==> flow/design.v <==
`timescale 100ps / 1ps
module AHBLiteMaster (
    HREADY, HRESETn, HCLK, HRDATA, WRITE, ADDR, WDATA, HADDR, HWRITE, HWDATA, RDATA
    );
    parameter ADDR_WIDTH = 32;
    parameter DATA_WIDTH = 32;
    input HRESETn;
    input HCLK;
    input  [ADDR_WIDTH - 1:0] ADDR;
    input  WRITE;
    input  [DATA_WIDTH - 1:0] WDATA;
    output [DATA_WIDTH - 1:0] RDATA;
    reg    [DATA_WIDTH - 1:0] RDATA = 32'hZZZZZZZZ;
    input  HREADY;
    output [ADDR_WIDTH - 1:0] HADDR;
    reg    [ADDR_WIDTH - 1:0] HADDR = 32'hZZZZZZZZ;
    output HWRITE;
    reg    HWRITE = 1'bZ;
    output [DATA_WIDTH - 1:0] HWDATA;
    reg    [DATA_WIDTH - 1:0] HWDATA = 32'hZZZZZZZZ;
    input  [DATA_WIDTH - 1:0] HRDATA;
    reg [DATA_WIDTH - 1:0] WDATA_AHB_master_buffer = 32'hZZZZZZZZ;
    reg HWRITE_AHB_master_buffer;
    always @ (posedge HCLK)
    begin
        if (!HRESETn)
        begin
            HADDR  <= 32'h00000000;
            HWDATA <= 32'h00000000;
            HWRITE <= 1'b0;
            WDATA_AHB_master_buffer   <= 32'h00000000;
            HWRITE_AHB_master_buffer  <= 1'b0;
        end
        else
        begin
            WDATA_AHB_master_buffer  <= WDATA;
            HADDR  <= ADDR;
            if (HREADY)
            begin
                HWRITE <= WRITE;
                HWRITE_AHB_master_buffer <= HWRITE;
                if (HWRITE)
                begin
                    HWDATA <= WDATA_AHB_master_buffer;
                end
            end
        end
    end
    always @ (posedge HCLK)
    begin
        if (!HRESETn)
        begin
            RDATA  <= 32'h00000000;
        end
        else
        begin
            if (HREADY)
            begin
                if (!HWRITE_AHB_master_buffer)
                begin
                    RDATA <= HRDATA;
                end
            end
        end
    end
endmodule
# [Reports on AHBLiteMaster]
# Tool output for the design above, in the order of the flow.
# Lines are those of the file above, counted from 1.
# Library cell names are shortened.
# Not given: -
[setup] design="AHBLiteMaster" clock_port="HCLK" lib="sky130hd" lib_corner="tt_025C_1v80"

# [Elaborated design]
# Counts by Yosys on the flattened word-level netlist (proc, flatten, opt, wreduce; memories kept). Register bits leave out memories and registers merged into their read ports (data or address); mux counts leave out enables and synchronous resets folded into registers. Print and check cells are left out. Cells with the same type and inputs are merged into one.
[bits] reg_bits=130
[op_classes] logic=1 n_reduce_logical=2
[ops] cell="2-bit AND reduction" n=2
[ops] cell="1-bit inverter" n=1

# [Longest topological paths]
# Yosys ltp: most cells in a row. Word level: on the elaborated netlist, between registers, memories and ports. Mapped: between sequential cells and ports; inverters and the memories' decode and read muxes count.
[logic_depth] depth_word=2 abc_area=0 mapped_depth=5

# [After synthesis]
# Source: synth_stat.txt of the flow (Yosys; design flattened, memories mapped). It holds for the ABC_AREA given above (unset counts as 0); a run with the other value may have another netlist.
[by_type] cell_type="dfxtp_1" n=130 area_total_um2=2.6E+03
[by_type] cell_type="and2_1" n=65 area_total_um2=406.64
[by_type] cell_type="nand2_1" n=96 area_total_um2=360.346
[by_type] cell_type="mux2i_1" n=33 area_total_um2=330.317
[by_type] cell_type="nand4_1" n=32 area_total_um2=200.192
[by_type] cell_type="o21ai_1" n=32 area_total_um2=160.154
[by_type] cell_type="buf_2" n=16 area_total_um2=80.077
[by_type] cell_type="buf_12" n=3 area_total_um2=60.058
[by_type] cell_type="clkbuf_1" n=14 area_total_um2=52.55
[by_type] cell_type="buf_6" n=2 area_total_um2=22.522
[by_type] cell_type="buf_4" n=2 area_total_um2=15.014
[by_type] cell_type="nor2b_4" n=1 area_total_um2=13.763
[by_type] cell_type="and2b_1" n=1 area_total_um2=7.507
[by_type] cell_type="o21a_1" n=1 area_total_um2=7.507
[by_type] cell_type="nor2b_1" n=1 area_total_um2=6.256
[synth_totals] buf_cells=37 mapped_area_um2=4325.4 ffs=130 mapped_cells=429 sequential_area_um2=2602.5

# [Worst setup path after synthesis]
# Path of least setup slack by OpenSTA after synthesis, without wires, with an ideal clock, recovery checks aside; 20% of the period is set as input and as output delay. Where synthesis merged equal registers, the netlist keeps one of their names.
[synth_path] kind="reg-to-reg" start="register HWRITE" end="register HWDATA[10]" period_ns=1.11 delay_ns=1.091 setup_slack_ns=0.019 arrival_ns=0.972 stages=5 setup_ns=0.119 synth_period_reached_ns=1.091
# "delay_ns" = arrival - input delay + setup time.
# "stages" counts driving pins, that of a launching flip-flop among them; a cell with two outputs on the path counts twice.
# "synth_period_reached_ns" is the clock period less the worst setup slack; recovery checks do not enter. This is arithmetic on one report: input and output delays are still those of the set period (20% each).
# The rows between start and end are the longest chain of elaborated cells between them; the timing report does not say that the signal goes this way. Where chains are equally long, one stands for them.
# Each line given opens the expression or statement behind the cell; cells for indexed reads and writes are added by Yosys, which also makes memories of some case tables.
[synth_between] cell_sequence="dfxtp_1 > buf_2 > and2_1 > buf_2 > o21ai_1" elab_chain_cells=1 cells_between=1 cone_lines=0
[synth_rtl] item="start: declaration" line=17 text="output HWRITE;"
[synth_rtl] item="start: assignment" line=30 text="HWRITE <= 1'b0;"
[synth_rtl] item="start: assignment" line=40 text="HWRITE <= WRITE;"
[synth_rtl] item="2-bit AND reduction"
[synth_rtl] item="end: assignment" line=29 text="HWDATA <= 32'h00000000;"
[synth_rtl] item="end: assignment" line=44 text="HWDATA <= WDATA_AHB_master_buffer;"
[synth_rtl] item="end: declaration" line=19 text="output [DATA_WIDTH - 1:0] HWDATA;"

# [Worst path after layout]
# Path of least setup slack in the final report of record 1 (OpenROAD, finished layout, wires in). Where an end is a register, its clock arrival counts in the times.
[layout_path] kind="reg-to-reg" start="register HWRITE_AHB_master_buffer" end="register RDATA[25]" setup_ns=0.10 setup_slack_ns=-0.14 arrival_ns=1.50 stages=4 period_ns=1.03
# The rows between start and end are the longest chain of elaborated cells between them; the timing report does not say that the signal goes this way. Where chains are equally long, one stands for them.
[layout_between] cell_sequence="dfxtp_2 > nor2b_4 > buf_12 > mux2i_2" elab_chain_cells=2 cells_between=2 cone_lines=0
[layout_rtl] item="start: declaration" line=23 text="reg HWRITE_AHB_master_buffer;"
[layout_rtl] item="start: assignment" line=32 text="HWRITE_AHB_master_buffer  <= 1'b0;"
[layout_rtl] item="start: assignment" line=41 text="HWRITE_AHB_master_buffer <= HWRITE;"
[layout_rtl] item="1-bit inverter"
[layout_rtl] item="2-bit AND reduction"
[layout_rtl] item="end: assignment" line=53 text="RDATA  <= 32'h00000000;"
[layout_rtl] item="end: assignment" line=61 text="RDATA <= HRDATA;"
[layout_rtl] item="end: declaration" line=12 text="output [DATA_WIDTH - 1:0] RDATA;"

# AHBLiteMaster through Yosys and OpenROAD on sky130hd: 2 stored runs, unordered, with their settings and measured results. The constraints put input and output delay at 20% of the set period each and load the outputs with 0.01 pF.
# "achievedPeriod_ns": clock period set for the run, less the worst setup slack. It is reckoned from that one timing run; input and output delays stay at 20% of the period that was set.
# "worst_path_time_ns" means the part of the period allowed to the worst setup path (the constraints hold back 20% at inputs and 20% at outputs) less its slack; where the path has registers, the arrival times of their clocks count too.
# "final_power_uw": no workload was simulated; the value follows from the tool's default switching activity.
run="record 1" settings period_ns=1.03 CORE_UTILIZATION=31 SETUP_SLACK_MARGIN=0.01 PLACE_DENSITY_LB_ADDON=0.15 HOLD_SLACK_MARGIN=0.08 CORE_MARGIN=6 CELL_PAD_IN_SITES_DETAIL_PLACEMENT=2 SLEW_MARGIN=0 MAX_ROUTING_LAYER="met4" CAP_MARGIN=20
run="record 1" results synth_chip_area_um2=4325.4 total_die_area_um2=16931.2 finalCellArea_um2=7820.0 fin_ws_ns=-0.136 fin_tns_ns=-9.529 final_power_uw=13062 achievedPeriod_ns=1.166 worst_path_time_ns=1.17 critical_path_type="reg-to-reg"
run="record 2" settings period_ns=1.15 CORE_UTILIZATION=67 CAP_MARGIN=20 CORE_MARGIN=2 SLEW_MARGIN=20
run="record 2" outcome="incomplete, placement halted on GPL-0301"
